==> flow/design.v <==
module crc # (
    parameter DATA_WIDTH = 8,                        
    parameter CRC_WIDTH = 16,                        
    parameter [CRC_WIDTH-1:0] POLYNOMIAL = 16'h1021, 
    parameter [CRC_WIDTH-1:0] SEED_VAL = 16'h0,      
    parameter OUTPUT_EXOR = 16'h0                    
) (
    input CLK,                           
    input RESET_N,                       
    input IN_CLR,                        
    input IN_ENA,                        
    input [DATA_WIDTH-1:0] IN_DATA,      
    output [CRC_WIDTH-1:0] OUT_CRC       
);
    reg [CRC_WIDTH-1:0] crc_reg;
    function [CRC_WIDTH-1:0] crc_calc;
        input [CRC_WIDTH-1:0] in_crc;
        input in_data;
        integer i;
    begin
        for (i = 0; i < CRC_WIDTH; i = i + 1) begin
                crc_calc[i] = 1'b0;
            if (i != 0)
                crc_calc[i] = in_crc[i-1];
            if (POLYNOMIAL[i])
                crc_calc[i] = crc_calc[i] ^ in_crc[CRC_WIDTH-1] ^ in_data;
        end
    end
    endfunction
    function [CRC_WIDTH-1:0] crc_calc_l;
        input [CRC_WIDTH-1:0] in_crc;
        input [DATA_WIDTH-1:0] in_data;
        integer i;
        begin
            crc_calc_l = in_crc;
            for (i = 0; i < DATA_WIDTH; i = i + 1) begin
                crc_calc_l = crc_calc(crc_calc_l, in_data[(DATA_WIDTH-1)-i]);
            end
        end
    endfunction
    always @(posedge CLK or negedge RESET_N) begin
        if (~RESET_N)
            crc_reg <= SEED_VAL;
        else begin
            if (IN_CLR)
                crc_reg <= SEED_VAL;
            else if (IN_ENA)
                crc_reg <= crc_calc_l(crc_reg, {IN_DATA[0], IN_DATA[1], IN_DATA[2], IN_DATA[3]});  
        end
    end
    assign OUT_CRC = crc_reg ^ OUTPUT_EXOR;
endmodule
module icmp_echo (
    input   wire            i_clk,
    input   wire            i_res_n,
    input   wire            i_4b_en,
    input   wire    [3:0]   i_4b_data,
    output  reg             o_tx_en,
    output  wire    [3:0]   o_tx_data
);
    reg     r_4b_en_ff;
    wire    w_start_trig = (~r_4b_en_ff & i_4b_en);
    always @(posedge i_clk or negedge i_res_n) begin
        if (~i_res_n) begin
            r_4b_en_ff <= 1'b0;
        end else begin
            r_4b_en_ff <= i_4b_en;
        end
    end
    reg     [11:0]  r_jk_cnt;
    reg             r_sfd_wait;
    always @(posedge i_clk or negedge i_res_n) begin
        if (~i_res_n) begin
            r_jk_cnt <= 12'd0;
            r_sfd_wait <= 1'b0;
        end else begin
            if (w_start_trig) begin
                r_sfd_wait <= 1'b1;
            end else begin
                if (r_sfd_wait && i_4b_data == 4'hd) begin
                    r_jk_cnt <= 12'd0;
                    r_sfd_wait <= 1'b0;
                end else begin
                    if (r_jk_cnt != 12'd4095) begin
                        r_jk_cnt <= r_jk_cnt + 12'd1;
                    end
                end
            end
        end
    end
    reg     [15:0]  r_ipv4_total_len;
    always @(posedge i_clk or negedge i_res_n) begin
        if (~i_res_n) begin
            r_ipv4_total_len <= 16'd0;
        end else begin
            if (r_jk_cnt == 12'd32) r_ipv4_total_len[11: 8] <= i_4b_data;
            if (r_jk_cnt == 12'd33) r_ipv4_total_len[15:12] <= i_4b_data;
            if (r_jk_cnt == 12'd34) r_ipv4_total_len[ 3: 0] <= i_4b_data;
            if (r_jk_cnt == 12'd35) r_ipv4_total_len[ 7: 4] <= i_4b_data;
            if (r_jk_cnt == 12'd36) r_ipv4_total_len <= r_ipv4_total_len + 16'd24; 
        end
    end
    parameter PLEN = 25;
    integer i;
    reg     [3:0]   r_pip   [PLEN - 1:0];
    always @(posedge i_clk) begin
        r_pip[0] <= i_4b_data[3:0];
        for (i = 1; i < PLEN; i = i + 1) begin
            r_pip[i] <= r_pip[i - 1];
        end
    end
    reg     [3:0]   r_tx_data;
    reg     [15:0]  r_icmp_sum;
    wire    [15:0]  w_icmp_sum = r_icmp_sum + 16'h0800;
    always @(posedge i_clk) begin
        if (r_jk_cnt == 12'd84) begin
            r_icmp_sum <= {r_pip[10], r_pip[11], r_pip[8], r_pip[9]};
        end
        r_tx_data <= (r_jk_cnt >= 12'd13 && r_jk_cnt <= 12'd24)  ? r_pip[ 0] :   
                     (r_jk_cnt >= 12'd25 && r_jk_cnt <= 12'd36)  ? r_pip[24] :   
                     (r_jk_cnt >= 12'd65 && r_jk_cnt <= 12'd72)  ? r_pip[ 4] :   
                     (r_jk_cnt >= 12'd73 && r_jk_cnt <= 12'd80)  ? r_pip[20] :   
                     (r_jk_cnt == 12'd81)                        ? 4'h0 :        
                     (r_jk_cnt == 12'd82)                        ? 4'h0 :        
                     (r_jk_cnt == 12'd85)                        ? w_icmp_sum[11: 8] :   
                     (r_jk_cnt == 12'd86)                        ? w_icmp_sum[15:12] :   
                     (r_jk_cnt == 12'd87)                        ? w_icmp_sum[ 3: 0] :   
                     (r_jk_cnt == 12'd88)                        ? w_icmp_sum[ 7: 4] :   
                     r_pip[12];
    end
    wire    [31:0]  w_crc_out;
    wire            w_crc_en = (r_jk_cnt >= 12'd14 && r_jk_cnt <= ({r_ipv4_total_len[10:0], 1'b0} - 12'd7));
    crc crc (
        .CLK ( i_clk ),
        .RESET_N ( i_res_n ),
        .IN_CLR ( w_start_trig ),
        .IN_ENA ( w_crc_en ),
        .IN_DATA ( r_tx_data[3:0] ),
        .OUT_CRC ( w_crc_out[31:0] )
    );
    defparam crc.DATA_WIDTH = 4;
    defparam crc.CRC_WIDTH = 32;
    defparam crc.POLYNOMIAL = 32'h04C11DB7;
    defparam crc.SEED_VAL = 32'hFFFFFFFF;
    defparam crc.OUTPUT_EXOR = 32'hFFFFFFFF;
    assign o_tx_data = (r_jk_cnt == ({r_ipv4_total_len[10:0], 1'b0} - 12'd6)) ? {w_crc_out[28], w_crc_out[29], w_crc_out[30], w_crc_out[31]} :
                       (r_jk_cnt == ({r_ipv4_total_len[10:0], 1'b0} - 12'd5)) ? {w_crc_out[24], w_crc_out[25], w_crc_out[26], w_crc_out[27]} :
                       (r_jk_cnt == ({r_ipv4_total_len[10:0], 1'b0} - 12'd4)) ? {w_crc_out[20], w_crc_out[21], w_crc_out[22], w_crc_out[23]} :
                       (r_jk_cnt == ({r_ipv4_total_len[10:0], 1'b0} - 12'd3)) ? {w_crc_out[16], w_crc_out[17], w_crc_out[18], w_crc_out[19]} :
                       (r_jk_cnt == ({r_ipv4_total_len[10:0], 1'b0} - 12'd2)) ? {w_crc_out[12], w_crc_out[13], w_crc_out[14], w_crc_out[15]} :
                       (r_jk_cnt == ({r_ipv4_total_len[10:0], 1'b0} - 12'd1)) ? {w_crc_out[ 8], w_crc_out[ 9], w_crc_out[10], w_crc_out[11]} :
                       (r_jk_cnt == ({r_ipv4_total_len[10:0], 1'b0} - 12'd0)) ? {w_crc_out[ 4], w_crc_out[ 5], w_crc_out[ 6], w_crc_out[ 7]} :
                       (r_jk_cnt == ({r_ipv4_total_len[10:0], 1'b0} + 12'd1)) ? {w_crc_out[ 0], w_crc_out[ 1], w_crc_out[ 2], w_crc_out[ 3]} :
                       r_tx_data;
    always @(posedge i_clk or negedge i_res_n) begin
        if (~i_res_n) begin
            o_tx_en <= 1'b0;
        end else begin
            if (r_jk_cnt == 12'd8)                                      o_tx_en <= 1'b1;
            if (r_jk_cnt == ({r_ipv4_total_len[10:0], 1'b0} + 12'd1))   o_tx_en <= 1'b0;
        end
    end
endmodule
* Step by step through the tools: icmp_echo
The steps from the RTL of icmp_echo to its reports follow in flow order. Lines are those of the file above, counted from 1. Cell names lack the library's common part. The mark - stands for no value.
Set-up: top module icmp_echo, clock port i_clk, cell library sky130hd, corner tt_025C_1v80

* Word level
Yosys after proc, flatten, opt, wreduce and memory -nomap, before mapping. Print and check cells are not counted. Equal cells are merged and count once.
Bit counts: register bits after elaboration 183, input port bits 7, elaborated cells 351
Cells by class: $add $sub $neg 11, order comparisons 10, equality and inequality tests 23, muxes and demuxes 144, bitwise operators 112, reduce/logical cells 15
Operator list (number):
- 1-bit two-way mux | 114
- 1-bit bitwise XOR | 108
- 4-bit two-way mux | 26
- 12-bit equality test | 8
- 12-bit by 7-bit equality test with 1-bit output with constant B | 7
- 32-bit two-way mux | 2
- 12-bit by 6-bit equality test with 1-bit output with constant B | 5
- 12-bit by 3-bit subtractor with 12-bit output with constant B | 4
- 32-bit NOT | 1
- 12-bit by 1-bit adder with 12-bit output with constant B | 2
- 12-bit by 2-bit subtractor with 12-bit output with constant B | 2
- 12-bit by 4-bit >= comparator with 1-bit output with constant B | 2
- 12-bit by 7-bit >= comparator with 1-bit output with constant B | 2
- 12-bit by 7-bit <= comparator with 1-bit output with constant B | 2
- 12-bit two-way mux | 2
- 16-bit by 12-bit adder with 16-bit output with constant B | 1
- 16-bit by 5-bit adder with 16-bit output with constant B | 1
- 2-bit nonzero test | 8
- 12-bit by 1-bit subtractor with 12-bit output with constant B | 1
- 12-bit <= comparator | 1
- 12-bit != test with constant B | 1
- 12-bit by 4-bit equality test with 1-bit output with constant B | 1
- 12-bit by 5-bit >= comparator with 1-bit output with constant B | 1
- 12-bit by 5-bit <= comparator with 1-bit output with constant B | 1
- 12-bit by 6-bit <= comparator with 1-bit output with constant B | 1
- 1-bit logical AND | 6
- 4-bit equality test with constant B | 1
- 1-bit NOT | 2
Other operator kinds: 2; their cells: 2.

* Longest topological paths
Longest topological path by Yosys (ltp), each cell counted once; first at word level (registers and memories cut), then after technology mapping (sequential cells cut; the memories' decode and read muxes count).
Depth: word-level depth 17, ABC_AREA 0, gate-level depth with buffers 14

* Synthesis result
Yosys stat after the flow's synthesis: flattened, memories mapped to cells. It holds for the ABC_AREA given above (unset counts as 0); a run with the other value may have another netlist. The area totals of this step are shown rounded.
Cell types (number):
- dfxtp_1 | 104
- dfstp_2 | 32
- dfrtp_1 | 26
- edfxtp_1 | 16
- xnor2_1 | 50
- ha_1 | 26
- xor2_1 | 30
- o211ai_1 | 26
- o21ai_0 | 39
- nor2_1 | 50
- nand2_1 | 46
- mux2i_1 | 16
- a21oi_1 | 30
- nand3_1 | 28
- mux2_2 | 9
- a211oi_1 | 13
- clkbuf_1 | 26
- nand4_1 | 14
Other cell types: 48; their cells: 155.
Synthesis totals: standard cells after synthesis 736, mapped area 7721 um^2, sequential part of the area 4054 um^2, flip-flops 178
By module: a second synthesis without flattening, with its own total; a netlist apart from the flattened one above.
Unflattened totals: cell total of the unflattened synthesis 733, area total of the unflattened synthesis 7980 um^2
Rows give one instance, submodules left out.
By module:
- icmp_echo | times used 1, cells 555, area 6163 um^2, sequential area 3213 um^2
- crc | times used 1, cells 178, area 1817 um^2, sequential area 840.8 um^2

* Worst setup path after synthesis
Path of least setup slack by OpenSTA after synthesis, without wires, with an ideal clock, recovery checks aside; 20% of the period is set as input and as output delay. Where synthesis merged equal registers, the netlist keeps one of their names.
Timing after synthesis: path type register to output, start register r_ipv4_total_len[2], end output port o_tx_data[0], clock period 5.97 ns, external output delay 1.194 ns, time at the first pin 0.000 ns, arrival 2.768 ns, required time 4.776 ns, path slack 2.008 ns, delay of the path 2.768 ns, driving pins on the path 12, path buffers 1, period reached after synthesis 3.962 ns
"delay of the path" = arrival - input delay + setup time. A path that ends at an output port has no setup time. "driving pins on the path": output pins that drive a net of the path, with the launching flip-flop's if there is one; two outputs of one cell count as two. "period reached after synthesis" = period - worst setup slack (recovery checks aside). The figure is calculated, with input and output delays left at 20% of the set period. Between the ends stands the longest chain of elaborated cells between them, by number of cells; it is not shown to be the way that was timed. Of several equally long chains one is given. Each line given opens the expression or statement behind the cell; cells for indexed reads and writes are added by Yosys, which also makes memories of some case tables. At most two assigning lines are given for a register; there are more.
Between the ends, after synthesis: path through dfrtp_1 -> inv_1 -> ha_1 -> clkbuf_1 -> nor3b_1 -> nand4_1 -> a222oi_1 -> and4_1 -> nand3_1 -> o211ai_1 -> mux2i_1 -> o21ai_1, cells in the longest elaborated chain 10, elaborated cells on any way between the ends 23, classes of those cells add/sub: 7; eq/ne: 8; mux: 8
RTL lines, path after synthesis:
- start: declaration | line 91 | reg     [15:0]  r_ipv4_total_len;
- start: assignment | line 98 | if (r_jk_cnt == 12'd34) r_ipv4_total_len[ 3: 0] <= i_4b_data;
- start: assignment | line 100 | if (r_jk_cnt == 12'd36) r_ipv4_total_len <= r_ipv4_total_len + 16'd24;
- 12-bit by 1-bit adder with 12-bit output | line 153 | (r_jk_cnt == ({r_ipv4_total_len[10:0], 1'b0} + 12'd1)) ? {w_crc_out[ 0], w_crc_out[ 1], w_crc_out[ 2], w_crc_o ...
- 12-bit equality test | line 153
- 4-bit two-way mux | line 153
- 4-bit two-way mux | line 152 | (r_jk_cnt == ({r_ipv4_total_len[10:0], 1'b0} - 12'd0)) ? {w_crc_out[ 4], w_crc_out[ 5], w_crc_out[ 6], w_crc_o ...
- 4-bit two-way mux | line 151 | (r_jk_cnt == ({r_ipv4_total_len[10:0], 1'b0} - 12'd1)) ? {w_crc_out[ 8], w_crc_out[ 9], w_crc_out[10], w_crc_o ...
- 4-bit two-way mux | line 150 | (r_jk_cnt == ({r_ipv4_total_len[10:0], 1'b0} - 12'd2)) ? {w_crc_out[12], w_crc_out[13], w_crc_out[14], w_crc_o ...
- 4-bit two-way mux | line 149 | (r_jk_cnt == ({r_ipv4_total_len[10:0], 1'b0} - 12'd3)) ? {w_crc_out[16], w_crc_out[17], w_crc_out[18], w_crc_o ...
- 4-bit two-way mux | line 148 | (r_jk_cnt == ({r_ipv4_total_len[10:0], 1'b0} - 12'd4)) ? {w_crc_out[20], w_crc_out[21], w_crc_out[22], w_crc_o ...
- 4-bit two-way mux | line 147 | (r_jk_cnt == ({r_ipv4_total_len[10:0], 1'b0} - 12'd5)) ? {w_crc_out[24], w_crc_out[25], w_crc_out[26], w_crc_o ...
- 4-bit two-way mux | line 146 | assign o_tx_data = (r_jk_cnt == ({r_ipv4_total_len[10:0], 1'b0} - 12'd6)) ? {w_crc_out[28], w_crc_out[29], w_c ...
- end: declaration | line 59 | output  wire    [3:0]   o_tx_data

* Timing after layout
Path of least setup slack in the final report of run B (OpenROAD, finished layout, wires in). Where an end is a register, its clock arrival counts in the times.
Timing post-layout: path type register to output, start register r_ipv4_total_len[4], end output port o_tx_data[0], clock period 5.29 ns, external output delay 1.06 ns, time at the first pin 0.43 ns, arrival 4.01 ns, required time 4.23 ns, path slack 0.23 ns, driving pins on the path 12, path buffers 1
Between the ends stands the longest chain of elaborated cells between them, by number of cells; it is not shown to be the way that was timed. Of several equally long chains one is given. At most two assigning lines are given for a register; there are more.
Between the ends, post-layout: path through dfrtp_1 -> inv_1 -> ha_2 -> nand2_1 -> a32o_1 -> nor4_1 -> and4_1 -> nand3_2 -> o211ai_1 -> mux2i_1 -> o21ai_1 -> clkdlybuf4s50_1, cells in the longest elaborated chain 10, elaborated cells on any way between the ends 23, classes of those cells add/sub: 7; eq/ne: 8; mux: 8
RTL lines, path post-layout:
- start: declaration | line 91 | reg     [15:0]  r_ipv4_total_len;
- start: assignment | line 99 | if (r_jk_cnt == 12'd35) r_ipv4_total_len[ 7: 4] <= i_4b_data;
- start: assignment | line 100 | if (r_jk_cnt == 12'd36) r_ipv4_total_len <= r_ipv4_total_len + 16'd24;
- 12-bit by 1-bit adder with 12-bit output | line 153 | (r_jk_cnt == ({r_ipv4_total_len[10:0], 1'b0} + 12'd1)) ? {w_crc_out[ 0], w_crc_out[ 1], w_crc_out[ 2], w_crc_o ...
- 12-bit equality test | line 153
- 4-bit two-way mux | line 153
- 4-bit two-way mux | line 152 | (r_jk_cnt == ({r_ipv4_total_len[10:0], 1'b0} - 12'd0)) ? {w_crc_out[ 4], w_crc_out[ 5], w_crc_out[ 6], w_crc_o ...
- 4-bit two-way mux | line 151 | (r_jk_cnt == ({r_ipv4_total_len[10:0], 1'b0} - 12'd1)) ? {w_crc_out[ 8], w_crc_out[ 9], w_crc_out[10], w_crc_o ...
- 4-bit two-way mux | line 150 | (r_jk_cnt == ({r_ipv4_total_len[10:0], 1'b0} - 12'd2)) ? {w_crc_out[12], w_crc_out[13], w_crc_out[14], w_crc_o ...
- 4-bit two-way mux | line 149 | (r_jk_cnt == ({r_ipv4_total_len[10:0], 1'b0} - 12'd3)) ? {w_crc_out[16], w_crc_out[17], w_crc_out[18], w_crc_o ...
- 4-bit two-way mux | line 148 | (r_jk_cnt == ({r_ipv4_total_len[10:0], 1'b0} - 12'd4)) ? {w_crc_out[20], w_crc_out[21], w_crc_out[22], w_crc_o ...
- 4-bit two-way mux | line 147 | (r_jk_cnt == ({r_ipv4_total_len[10:0], 1'b0} - 12'd5)) ? {w_crc_out[24], w_crc_out[25], w_crc_out[26], w_crc_o ...
- 4-bit two-way mux | line 146 | assign o_tx_data = (r_jk_cnt == ({r_ipv4_total_len[10:0], 1'b0} - 12'd6)) ? {w_crc_out[28], w_crc_out[29], w_c ...
- end: declaration | line 59 | output  wire    [3:0]   o_tx_data

Subject: flow runs of icmp_echo

Hi,

Record of 2 stored runs of the RTL-to-layout flow on icmp_echo, platform sky130hd. The runs are unordered. Constraints: input delay and output delay 20% of the set period each, output load 0.01 pF.
"reached clock period" is the run's clock period less its worst setup slack. It is reckoned from that one timing run; input and output delays stay at 20% of the period that was set.
"time used up by the worst setup path" is the time allowed to the run's worst setup path (the clock period less input and output delay, where it has them) less its slack. Clock arrival times count: a late capture clock shortens it, a late launch clock lengthens it.
By "total design power" is meant OpenSTA's value without simulated activity: inputs other than the clock are taken to toggle once in ten clock periods, and the tool carries that through the logic.
Values from the reports are rounded here.

[run A] flow files
==> flow/run.sh <==
#!/bin/bash
# the make line also repeats the synthesis and layout settings of config.mk as NAME=value (left out here)
make -C /OpenROAD-flow-scripts/flow DESIGN_CONFIG=/design/flow/config.mk WORK_HOME=/design/flow/orfs CLKGATE_MAP_FILE= finish
==> flow/config.mk <==
export PLATFORM = sky130hd
export DESIGN_NAME = icmp_echo
export DESIGN_NICKNAME = icmp_echo
export VERILOG_FILES = /design/flow/design.v
export SDC_FILE = /design/flow/constraint.sdc
export NUM_CORES = 4
export LEC_CHECK = 0
export CAP_MARGIN = 20
export CELL_PAD_IN_SITES_DETAIL_PLACEMENT = 1
export CORE_ASPECT_RATIO = 0.59
export CORE_MARGIN = 2
export CORE_UTILIZATION = 66
export GPL_ROUTABILITY_DRIVEN = 1
export GPL_TIMING_DRIVEN = 1
export HOLD_SLACK_MARGIN = 0.29
export MAX_ROUTING_LAYER = met5
export MIN_ROUTING_LAYER = met1
export PLACE_DENSITY_LB_ADDON = 0.23
export SETUP_SLACK_MARGIN = 0.04
export SLEW_MARGIN = 35
export TNS_END_PERCENT = 15
==> flow/constraint.sdc <==
create_clock -name core_clock -period 3.01 [get_ports {i_clk}]
set_input_delay 0.6020 -clock core_clock [delete_from_list [all_inputs] [get_ports {i_clk}]]
set_output_delay 0.6020 -clock core_clock [all_outputs]
set_load 0.01 [all_outputs]

[run A] result: no results, placement failed with DPL-0033

[run B] flow files
==> flow/run.sh <==
#!/bin/bash
# the make line also repeats the synthesis and layout settings of config.mk as NAME=value (left out here)
make -C /OpenROAD-flow-scripts/flow DESIGN_CONFIG=/design/flow/config.mk WORK_HOME=/design/flow/orfs CLKGATE_MAP_FILE= finish
==> flow/config.mk <==
export PLATFORM = sky130hd
export DESIGN_NAME = icmp_echo
export DESIGN_NICKNAME = icmp_echo
export VERILOG_FILES = /design/flow/design.v
export SDC_FILE = /design/flow/constraint.sdc
export NUM_CORES = 4
export LEC_CHECK = 0
export ABC_AREA = 0
export CAP_MARGIN = 20
export CELL_PAD_IN_SITES_DETAIL_PLACEMENT = 2
export CORE_ASPECT_RATIO = 1.18
export CORE_MARGIN = 2
export CORE_UTILIZATION = 40
export CTS_CLUSTER_DIAMETER = 344
export CTS_CLUSTER_SIZE = 56
export GPL_ROUTABILITY_DRIVEN = 0
export MAX_ROUTING_LAYER = met5
export SLEW_MARGIN = 20
==> flow/constraint.sdc <==
create_clock -name core_clock -period 5.29 [get_ports {i_clk}]
set_input_delay 1.0580 -clock core_clock [delete_from_list [all_inputs] [get_ports {i_clk}]]
set_output_delay 1.0580 -clock core_clock [all_outputs]
set_load 0.01 [all_outputs]

[run B] result: mapped cell area after synthesis 7,721 um^2; worst setup slack after layout 0.227 ns; total design power 5.871 mW; worst hold slack in the final report 0.327 ns; utilization after layout 45.5%; reached clock period 5.063 ns; total die area 20,430 um^2; time used up by the worst setup path 4.01 ns; critical path kind register to output

Regards
