==> flow/design.v <==
module eth_frame_split #(
    parameter EtherMyMAC    = 48'h123456789ABC,
    parameter EtherMyIP_1   = 8'd192,
    parameter EtherMyIP_2   = 8'd168,
    parameter EtherMyIP_3   = 8'd37,
    parameter EtherMyIP_4   = 8'd24
    ) (
    input   wire            i_clk,
    input   wire            i_res_n,
    input   wire    [3:0]   i_mii_rx_data,
    input   wire            i_mii_rx_dv,
    output  wire    [3:0]   o_mii_rx_data,
    output  wire            o_mii_rx_dv,
    output  reg             o_arp_en,
    output  reg             o_icmp_en
);
    reg     [11:0]  r_4b_cnt;
    always @(posedge i_clk or negedge i_res_n) begin
        if (~i_res_n) begin
            r_4b_cnt <= 12'd0;
        end else begin
            if (~i_mii_rx_dv) begin
                r_4b_cnt <= 12'd0;
            end else begin
                if (r_4b_cnt != 12'd4095) begin
                    r_4b_cnt <= r_4b_cnt + 12'd1;
                end
            end
        end
    end
    reg             r_is_arp;
    reg             r_is_icmp;
    always @(posedge i_clk or negedge i_res_n) begin
        if (~i_res_n) begin
            o_arp_en <= 1'b0;
            o_icmp_en <= 1'b0;
            r_is_arp <= 1'b0;
            r_is_icmp <= 1'b0;
        end else begin
            if (r_4b_cnt == 12'd0) begin
                r_is_arp <= 1'b1;
                r_is_icmp <= 1'b1;
            end
            if (r_4b_cnt == 12'd14 && i_mii_rx_data != EtherMyMAC[43:40] && i_mii_rx_data != 4'hF) r_is_arp <= 1'b0;
            if (r_4b_cnt == 12'd15 && i_mii_rx_data != EtherMyMAC[47:44] && i_mii_rx_data != 4'hF) r_is_arp <= 1'b0;
            if (r_4b_cnt == 12'd16 && i_mii_rx_data != EtherMyMAC[35:32] && i_mii_rx_data != 4'hF) r_is_arp <= 1'b0;
            if (r_4b_cnt == 12'd17 && i_mii_rx_data != EtherMyMAC[39:36] && i_mii_rx_data != 4'hF) r_is_arp <= 1'b0;
            if (r_4b_cnt == 12'd18 && i_mii_rx_data != EtherMyMAC[27:24] && i_mii_rx_data != 4'hF) r_is_arp <= 1'b0;
            if (r_4b_cnt == 12'd19 && i_mii_rx_data != EtherMyMAC[31:28] && i_mii_rx_data != 4'hF) r_is_arp <= 1'b0;
            if (r_4b_cnt == 12'd20 && i_mii_rx_data != EtherMyMAC[19:16] && i_mii_rx_data != 4'hF) r_is_arp <= 1'b0;
            if (r_4b_cnt == 12'd21 && i_mii_rx_data != EtherMyMAC[23:20] && i_mii_rx_data != 4'hF) r_is_arp <= 1'b0;
            if (r_4b_cnt == 12'd22 && i_mii_rx_data != EtherMyMAC[11: 8] && i_mii_rx_data != 4'hF) r_is_arp <= 1'b0;
            if (r_4b_cnt == 12'd23 && i_mii_rx_data != EtherMyMAC[15:12] && i_mii_rx_data != 4'hF) r_is_arp <= 1'b0;
            if (r_4b_cnt == 12'd24 && i_mii_rx_data != EtherMyMAC[ 3: 0] && i_mii_rx_data != 4'hF) r_is_arp <= 1'b0;
            if (r_4b_cnt == 12'd25 && i_mii_rx_data != EtherMyMAC[ 7: 4] && i_mii_rx_data != 4'hF) r_is_arp <= 1'b0;
            if (r_4b_cnt == 12'd90 && i_mii_rx_data != EtherMyIP_1[3:0]) r_is_arp <= 1'b0;
            if (r_4b_cnt == 12'd91 && i_mii_rx_data != EtherMyIP_1[7:4]) r_is_arp <= 1'b0;
            if (r_4b_cnt == 12'd92 && i_mii_rx_data != EtherMyIP_2[3:0]) r_is_arp <= 1'b0;
            if (r_4b_cnt == 12'd93 && i_mii_rx_data != EtherMyIP_2[7:4]) r_is_arp <= 1'b0;
            if (r_4b_cnt == 12'd94 && i_mii_rx_data != EtherMyIP_3[3:0]) r_is_arp <= 1'b0;
            if (r_4b_cnt == 12'd95 && i_mii_rx_data != EtherMyIP_3[7:4]) r_is_arp <= 1'b0;
            if (r_4b_cnt == 12'd96 && i_mii_rx_data != EtherMyIP_4[3:0]) r_is_arp <= 1'b0;
            if (r_4b_cnt == 12'd97 && i_mii_rx_data != EtherMyIP_4[7:4]) r_is_arp <= 1'b0;
            if (r_4b_cnt == 12'd14 && i_mii_rx_data != EtherMyMAC[43:40]) r_is_icmp <= 1'b0;
            if (r_4b_cnt == 12'd15 && i_mii_rx_data != EtherMyMAC[47:44]) r_is_icmp <= 1'b0;
            if (r_4b_cnt == 12'd16 && i_mii_rx_data != EtherMyMAC[35:32]) r_is_icmp <= 1'b0;
            if (r_4b_cnt == 12'd17 && i_mii_rx_data != EtherMyMAC[39:36]) r_is_icmp <= 1'b0;
            if (r_4b_cnt == 12'd18 && i_mii_rx_data != EtherMyMAC[27:24]) r_is_icmp <= 1'b0;
            if (r_4b_cnt == 12'd19 && i_mii_rx_data != EtherMyMAC[31:28]) r_is_icmp <= 1'b0;
            if (r_4b_cnt == 12'd20 && i_mii_rx_data != EtherMyMAC[19:16]) r_is_icmp <= 1'b0;
            if (r_4b_cnt == 12'd21 && i_mii_rx_data != EtherMyMAC[23:20]) r_is_icmp <= 1'b0;
            if (r_4b_cnt == 12'd22 && i_mii_rx_data != EtherMyMAC[11: 8]) r_is_icmp <= 1'b0;
            if (r_4b_cnt == 12'd23 && i_mii_rx_data != EtherMyMAC[15:12]) r_is_icmp <= 1'b0;
            if (r_4b_cnt == 12'd24 && i_mii_rx_data != EtherMyMAC[ 3: 0]) r_is_icmp <= 1'b0;
            if (r_4b_cnt == 12'd25 && i_mii_rx_data != EtherMyMAC[ 7: 4]) r_is_icmp <= 1'b0;
            if (r_4b_cnt == 12'd38 && i_mii_rx_data != 4'h8) r_is_arp <= 1'b0;   
            if (r_4b_cnt == 12'd39 && i_mii_rx_data != 4'h0) r_is_arp <= 1'b0;   
            if (r_4b_cnt == 12'd40 && i_mii_rx_data != 4'h6) r_is_arp <= 1'b0;   
            if (r_4b_cnt == 12'd41 && i_mii_rx_data != 4'h0) r_is_arp <= 1'b0;   
            if (r_4b_cnt == 12'd38 && i_mii_rx_data != 4'h8) r_is_icmp <= 1'b0;  
            if (r_4b_cnt == 12'd39 && i_mii_rx_data != 4'h0) r_is_icmp <= 1'b0;  
            if (r_4b_cnt == 12'd40 && i_mii_rx_data != 4'h0) r_is_icmp <= 1'b0;  
            if (r_4b_cnt == 12'd41 && i_mii_rx_data != 4'h0) r_is_icmp <= 1'b0;  
            if (r_4b_cnt == 12'd60 && i_mii_rx_data != 4'h1) r_is_icmp <= 1'b0;  
            if (r_4b_cnt == 12'd61 && i_mii_rx_data != 4'h0) r_is_icmp <= 1'b0;  
            if (r_4b_cnt == 12'd82 && i_mii_rx_data != 4'h8) r_is_icmp <= 1'b0;  
            if (r_4b_cnt == 12'd83 && i_mii_rx_data != 4'h0) r_is_icmp <= 1'b0;  
            if (r_4b_cnt == 12'd98) begin
                o_arp_en <= r_is_arp;
                o_icmp_en <= r_is_icmp;
            end
        end
    end
    parameter SLEN = 99;  
    integer i;
    reg     [3:0]   r_data_shift    [SLEN - 1:0];
    reg             r_dv_shift      [SLEN - 1:0];
    initial begin
        for (i = 0; i < SLEN; i = i + 1) begin
            r_data_shift[i] = 4'd0;
            r_dv_shift[i] = 1'b0;
        end
    end
    always @(posedge i_clk) begin
        r_data_shift[0] <= i_mii_rx_data[3:0];
        r_dv_shift[0] <= i_mii_rx_dv;
        for (i = 1; i < SLEN; i = i + 1) begin
            r_data_shift[i] <= r_data_shift[i - 1];
            r_dv_shift[i] <= r_dv_shift[i - 1];
        end
    end
    assign o_mii_rx_data[3:0] = r_data_shift[SLEN - 1];
    assign o_mii_rx_dv = r_dv_shift[SLEN - 1];
endmodule
# --- Step by step through the tools: eth_frame_split ---
# What the tools print for eth_frame_split, step after step.
# Lines are those of the file above, counted from 1.
# Library cell names are shortened.
setup:
  design: "eth_frame_split"
  clk_port: "i_clk"
  library: "sky130hd"
  pvt_corner: "tt_025C_1v80"

# --- Elaborated design ---
# Source: Yosys, flattened and elaborated. Widths are those after wreduce. Registers that Yosys merges into a memory's read port (data or address) are not register bits. Print and check cells do not count. Equal cells are merged and count once.
bits:
  input_bits: 7
  word_cells: 340
  register_bits: 511
op_classes:
  n_addsub: 1
  eq_ne: 44
  reduce_and_logical: 45
  muxes: 47
ops:
  columns: ["op", "count"]
  rows:
  - ["== test 12 x 7 -> 1 bit (second input constant)", 11]
  - ["== test 12 x 5 -> 1 bit (second input constant)", 10]
  - ["== test 12 x 6 -> 1 bit (second input constant)", 6]
  - ["two-way mux 1 bit", 45]
  - ["logical AND 1 bit", 41]
  - ["nonzero test 25 bit", 1]
  - ["== test 12 x 4 -> 1 bit (second input constant)", 2]
  - ["!= test 4 bit (second input constant)", 6]
  - ["two-way mux 12 bit", 2]
  - ["nonzero test 21 bit", 1]
  - ["!= test 4 x 3 -> 1 bit (second input constant)", 4]
  - ["adder 12 x 1 -> 12 bit (second input constant)", 1]
  - ["!= test 12 bit (second input constant)", 1]
  - ["zero test 12 bit", 1]
  - ["!= test 4 x 2 -> 1 bit (second input constant)", 2]
  - ["!= test 4 x 1 -> 1 bit (second input constant)", 1]
  - ["nonzero test 4 bit", 1]
  - ["!= test 2 x 1 -> 1 bit (second input constant)", 1]

# --- Longest topological paths ---
# Yosys ltp: most cells in a row. Word level: on the elaborated netlist, between registers, memories and ports. Mapped: between sequential cells and ports; inverters and the memories' decode and read muxes count.
logic_depth:
  depth_word: 27
  ABC_AREA: 0
  mapped_depth: 7

# --- After synthesis ---
# Source: synth_stat.txt of the flow (Yosys; design flattened, memories mapped). It holds for the ABC_AREA given above (unset counts as 0); a run with the other value may have another netlist.
# The area totals of this step are shown rounded.
synth_totals:
  flip_flops: 511
  buffers: 15
  cell_count: 679
  synth_area_um2: 11450
types:
  columns: ["cell", "count", "type_area_um2"]
  rows:
  - ["dfxtp_1", 495, 9.91E+03]
  - ["dfrtp_1", 16, 400.384]
  - ["nor4b_1", 6, 52.55]
  - ["a21oi_1", 10, 50.048]
  - ["ha_1", 4, 50.048]
  - ["inv_1", 13, 48.797]
  - ["xnor2_1", 5, 43.792]
  - ["nand2_1", 11, 41.29]
  - ["o21ai_0", 8, 40.038]
  - ["and2_1", 6, 37.536]
  - ["nor3b_1", 5, 37.536]
  - ["a311oi_1", 4, 35.034]
  - ["a31oi_1", 5, 31.28]
  - ["nor4_1", 5, 31.28]
  - ["buf_2", 6, 30.029]
  - ["nand3_1", 6, 30.029]
  - ["nor2_1", 8, 30.029]
  - ["and4bb_2", 2, 25.024]
# Other cell types: 40; their cells: 64.

# --- Path before layout ---
# OpenSTA on the mapped netlist: ideal clock, no wires. The path of least setup slack (recovery checks aside). Input and output delay are each 20% of the period. Register names are those of the netlist, which keeps one name where synthesis merged equal registers.
synth_path:
  path_type: "input to register"
  start: "in i_mii_rx_data[0]"
  end: "reg r_is_arp"
  driving_pins: 6
  launch_ns: 0.456
  path_delay_ns: 1.370
  in_delay_ns: 0.456
  tclk_ns: 2.28
  path_slack_ns: 0.454
  setup_time_ns: 0.095
  arrival_ns: 1.731
  synth_period_reached_ns: 1.826
# "path_delay_ns" is the arrival time less input delay plus setup time.
# "driving_pins": output pins that drive a net of the path, with the launching flip-flop's if there is one; two outputs of one cell count as two.
# "synth_period_reached_ns" is the clock period less the worst setup slack; recovery checks do not enter. This is arithmetic on one report: input and output delays are still those of the set period (20% each).
# Between the ends stands the longest chain of elaborated cells between them, by number of cells; it is not shown to be the way that was timed. Of several equally long chains one is given.
# Each line given opens the expression or statement behind the cell; cells for indexed reads and writes are added by Yosys, which also makes memories of some case tables.
# At most two assigning lines are given for a register; there are more.
synth_between:
  cell_sequence: "buf_4 or4b_4 nand2_1 a21oi_1 o31a_1 nor4b_2"
  elab_chain_len: 27
  cells_between: 75
  cone_classes: "13 x eq/ne; 24 x mux; 38 x reduce/logical"
synth_lines:
  columns: ["element", "line_no", "rtl"]
  rows:
  - ["from (decl)", 10, "input   wire    [3:0]   i_mii_rx_data,"]
  - ["!= test 4 x 2 -> 1 bit", 44, "if (r_4b_cnt == 12'd14 && i_mii_rx_data != EtherMyMAC[43:40] && i_mii_rx_data != 4'hF) r_is_arp <= 1'b0;"]
  - ["logical AND 1 bit x2", 44, null]
  - ["two-way mux 1 bit", 44, null]
  - ["two-way mux 1 bit", 45, "if (r_4b_cnt == 12'd15 && i_mii_rx_data != EtherMyMAC[47:44] && i_mii_rx_data != 4'hF) r_is_arp <= 1'b0;"]
  - ["two-way mux 1 bit", 46, "if (r_4b_cnt == 12'd16 && i_mii_rx_data != EtherMyMAC[35:32] && i_mii_rx_data != 4'hF) r_is_arp <= 1'b0;"]
  - ["two-way mux 1 bit", 47, "if (r_4b_cnt == 12'd17 && i_mii_rx_data != EtherMyMAC[39:36] && i_mii_rx_data != 4'hF) r_is_arp <= 1'b0;"]
  - ["two-way mux 1 bit", 48, "if (r_4b_cnt == 12'd18 && i_mii_rx_data != EtherMyMAC[27:24] && i_mii_rx_data != 4'hF) r_is_arp <= 1'b0;"]
  - ["(+12 left out)", null, null]
  - ["two-way mux 1 bit", 61, "if (r_4b_cnt == 12'd95 && i_mii_rx_data != EtherMyIP_3[7:4]) r_is_arp <= 1'b0;"]
  - ["two-way mux 1 bit", 62, "if (r_4b_cnt == 12'd96 && i_mii_rx_data != EtherMyIP_4[3:0]) r_is_arp <= 1'b0;"]
  - ["two-way mux 1 bit", 63, "if (r_4b_cnt == 12'd97 && i_mii_rx_data != EtherMyIP_4[7:4]) r_is_arp <= 1'b0;"]
  - ["two-way mux 1 bit", 76, "if (r_4b_cnt == 12'd38 && i_mii_rx_data != 4'h8) r_is_arp <= 1'b0;"]
  - ["two-way mux 1 bit", 77, "if (r_4b_cnt == 12'd39 && i_mii_rx_data != 4'h0) r_is_arp <= 1'b0;"]
  - ["two-way mux 1 bit", 78, "if (r_4b_cnt == 12'd40 && i_mii_rx_data != 4'h6) r_is_arp <= 1'b0;"]
  - ["two-way mux 1 bit", 79, "if (r_4b_cnt == 12'd41 && i_mii_rx_data != 4'h0) r_is_arp <= 1'b0;"]
  - ["to (assign)", 78, null]
  - ["to (assign)", 79, null]
  - ["to (decl)", 31, "reg             r_is_arp;"]

# --- Timing after layout ---
# Path of least setup slack in the final report of flow run 1 (OpenROAD, finished layout, wires in). Where an end is a register, its clock arrival counts in the times.
layout_path:
  path_type: "input to register"
  start: "in i_mii_rx_data[3]"
  end: "reg r_is_arp"
  in_delay_ns: 0.48
  tclk_ns: 2.38
  driving_pins: 7
  setup_time_ns: 0.10
  arrival_ns: 2.69
  path_slack_ns: 0.12
  launch_ns: 0.48
# Between the ends stands the longest chain of elaborated cells between them, by number of cells; it is not shown to be the way that was timed. Of several equally long chains one is given.
# At most two assigning lines are given for a register; there are more.
layout_between:
  cell_sequence: "clkdlybuf4s50_1 buf_4 nor4b_1 a21o_1 a2bb2oi_1 a311oi_1 nor4b_2"
  elab_chain_len: 27
  cells_between: 75
  cone_classes: "13 x eq/ne; 24 x mux; 38 x reduce/logical"
layout_lines:
  columns: ["element", "line_no", "rtl"]
  rows:
  - ["from (decl)", 10, "input   wire    [3:0]   i_mii_rx_data,"]
  - ["!= test 4 x 2 -> 1 bit", 44, "if (r_4b_cnt == 12'd14 && i_mii_rx_data != EtherMyMAC[43:40] && i_mii_rx_data != 4'hF) r_is_arp <= 1'b0;"]
  - ["logical AND 1 bit x2", 44, null]
  - ["two-way mux 1 bit", 44, null]
  - ["two-way mux 1 bit", 45, "if (r_4b_cnt == 12'd15 && i_mii_rx_data != EtherMyMAC[47:44] && i_mii_rx_data != 4'hF) r_is_arp <= 1'b0;"]
  - ["two-way mux 1 bit", 46, "if (r_4b_cnt == 12'd16 && i_mii_rx_data != EtherMyMAC[35:32] && i_mii_rx_data != 4'hF) r_is_arp <= 1'b0;"]
  - ["two-way mux 1 bit", 47, "if (r_4b_cnt == 12'd17 && i_mii_rx_data != EtherMyMAC[39:36] && i_mii_rx_data != 4'hF) r_is_arp <= 1'b0;"]
  - ["two-way mux 1 bit", 48, "if (r_4b_cnt == 12'd18 && i_mii_rx_data != EtherMyMAC[27:24] && i_mii_rx_data != 4'hF) r_is_arp <= 1'b0;"]
  - ["(+12 left out)", null, null]
  - ["two-way mux 1 bit", 61, "if (r_4b_cnt == 12'd95 && i_mii_rx_data != EtherMyIP_3[7:4]) r_is_arp <= 1'b0;"]
  - ["two-way mux 1 bit", 62, "if (r_4b_cnt == 12'd96 && i_mii_rx_data != EtherMyIP_4[3:0]) r_is_arp <= 1'b0;"]
  - ["two-way mux 1 bit", 63, "if (r_4b_cnt == 12'd97 && i_mii_rx_data != EtherMyIP_4[7:4]) r_is_arp <= 1'b0;"]
  - ["two-way mux 1 bit", 76, "if (r_4b_cnt == 12'd38 && i_mii_rx_data != 4'h8) r_is_arp <= 1'b0;"]
  - ["two-way mux 1 bit", 77, "if (r_4b_cnt == 12'd39 && i_mii_rx_data != 4'h0) r_is_arp <= 1'b0;"]
  - ["two-way mux 1 bit", 78, "if (r_4b_cnt == 12'd40 && i_mii_rx_data != 4'h6) r_is_arp <= 1'b0;"]
  - ["two-way mux 1 bit", 79, "if (r_4b_cnt == 12'd41 && i_mii_rx_data != 4'h0) r_is_arp <= 1'b0;"]
  - ["to (assign)", 78, null]
  - ["to (assign)", 79, null]
  - ["to (decl)", 31, "reg             r_is_arp;"]

Measured results for eth_frame_split: 2 stored runs of the Yosys and OpenROAD flow on sky130hd. The settings differ; the order carries no meaning. The constraints put input and output delay at 20% of the set period each and load the outputs with 0.01 pF.
"timing.achieved_period_ns" means the clock period less the worst setup slack. The figure is calculated, with input and output delays left at 20% of the set period.
"worst_path_allowed_less_slack_ns" is the time allowed to the run's worst setup path (the clock period less input and output delay, where it has them) less its slack. Clock arrival times count: a late capture clock shortens it, a late launch clock lengthens it.
"final_power_uw": no workload was simulated; the value follows from the tool's default switching activity.
The results are shown rounded.

--- flow run 1 ---
==> flow/run.sh <==
#!/bin/bash
# the make line also repeats the synthesis and layout settings of config.mk as NAME=value (left out here)
make -C /OpenROAD-flow-scripts/flow DESIGN_CONFIG=/design/flow/config.mk WORK_HOME=/design/flow/orfs CLKGATE_MAP_FILE= finish
==> flow/config.mk <==
export PLATFORM = sky130hd
export DESIGN_NAME = eth_frame_split
export DESIGN_NICKNAME = eth_frame_split
export VERILOG_FILES = /design/flow/design.v
export SDC_FILE = /design/flow/constraint.sdc
export NUM_CORES = 4
export LEC_CHECK = 0
export CAP_MARGIN = 35
export CELL_PAD_IN_SITES_GLOBAL_PLACEMENT = 0
export CORE_MARGIN = 4
export CORE_UTILIZATION = 50
export GPL_TIMING_DRIVEN = 0
export HOLD_SLACK_MARGIN = 0.22
export MAX_ROUTING_LAYER = met4
export MIN_ROUTING_LAYER = met1
export PLACE_DENSITY_LB_ADDON = 0.09
export SETUP_SLACK_MARGIN = 0.03
export SLEW_MARGIN = 15
export TNS_END_PERCENT = 95
==> flow/constraint.sdc <==
create_clock -name core_clock -period 2.38 [get_ports {i_clk}]
set_input_delay 0.4760 -clock core_clock [delete_from_list [all_inputs] [get_ports {i_clk}]]
set_output_delay 0.4760 -clock core_clock [all_outputs]
set_load 0.01 [all_outputs]

==> results, as YAML <==
results:
  yosys.chip_area_um2: 11450
  die_footprint_um2: 25390
  post_route_stdcell_area_um2: 13450
  utilization_frac: 0.596
  worst_setup_slack_ns: 0.123
  setup_tns_ns: 0.000
  final_power_uw: 16020
  timing.achieved_period_ns: 2.257
  worst_path_allowed_less_slack_ns: 1.78
  path_kind: "input to register"

--- flow run 2 ---
==> flow/run.sh <==
#!/bin/bash
# the make line also repeats the synthesis and layout settings of config.mk as NAME=value (left out here)
make -C /OpenROAD-flow-scripts/flow DESIGN_CONFIG=/design/flow/config.mk WORK_HOME=/design/flow/orfs CLKGATE_MAP_FILE= finish
==> flow/config.mk <==
export PLATFORM = sky130hd
export DESIGN_NAME = eth_frame_split
export DESIGN_NICKNAME = eth_frame_split
export VERILOG_FILES = /design/flow/design.v
export SDC_FILE = /design/flow/constraint.sdc
export NUM_CORES = 4
export LEC_CHECK = 0
export CAP_MARGIN = 20
export CORE_MARGIN = 2
export CORE_UTILIZATION = 40
export SETUP_SLACK_MARGIN = 0.06
export SLEW_MARGIN = 20
==> flow/constraint.sdc <==
create_clock -name core_clock -period 2.07 [get_ports {i_clk}]
set_input_delay 0.4140 -clock core_clock [delete_from_list [all_inputs] [get_ports {i_clk}]]
set_output_delay 0.4140 -clock core_clock [all_outputs]
set_load 0.01 [all_outputs]

==> results, as YAML <==
results:
  yosys.chip_area_um2: 11450
  die_footprint_um2: 30000
  post_route_stdcell_area_um2: 13740
  utilization_frac: 0.49
  worst_setup_slack_ns: 0.161
  setup_tns_ns: 0.000
  final_power_uw: 18680
  timing.achieved_period_ns: 1.909
  worst_path_allowed_less_slack_ns: 1.91
  path_kind: "register to register"
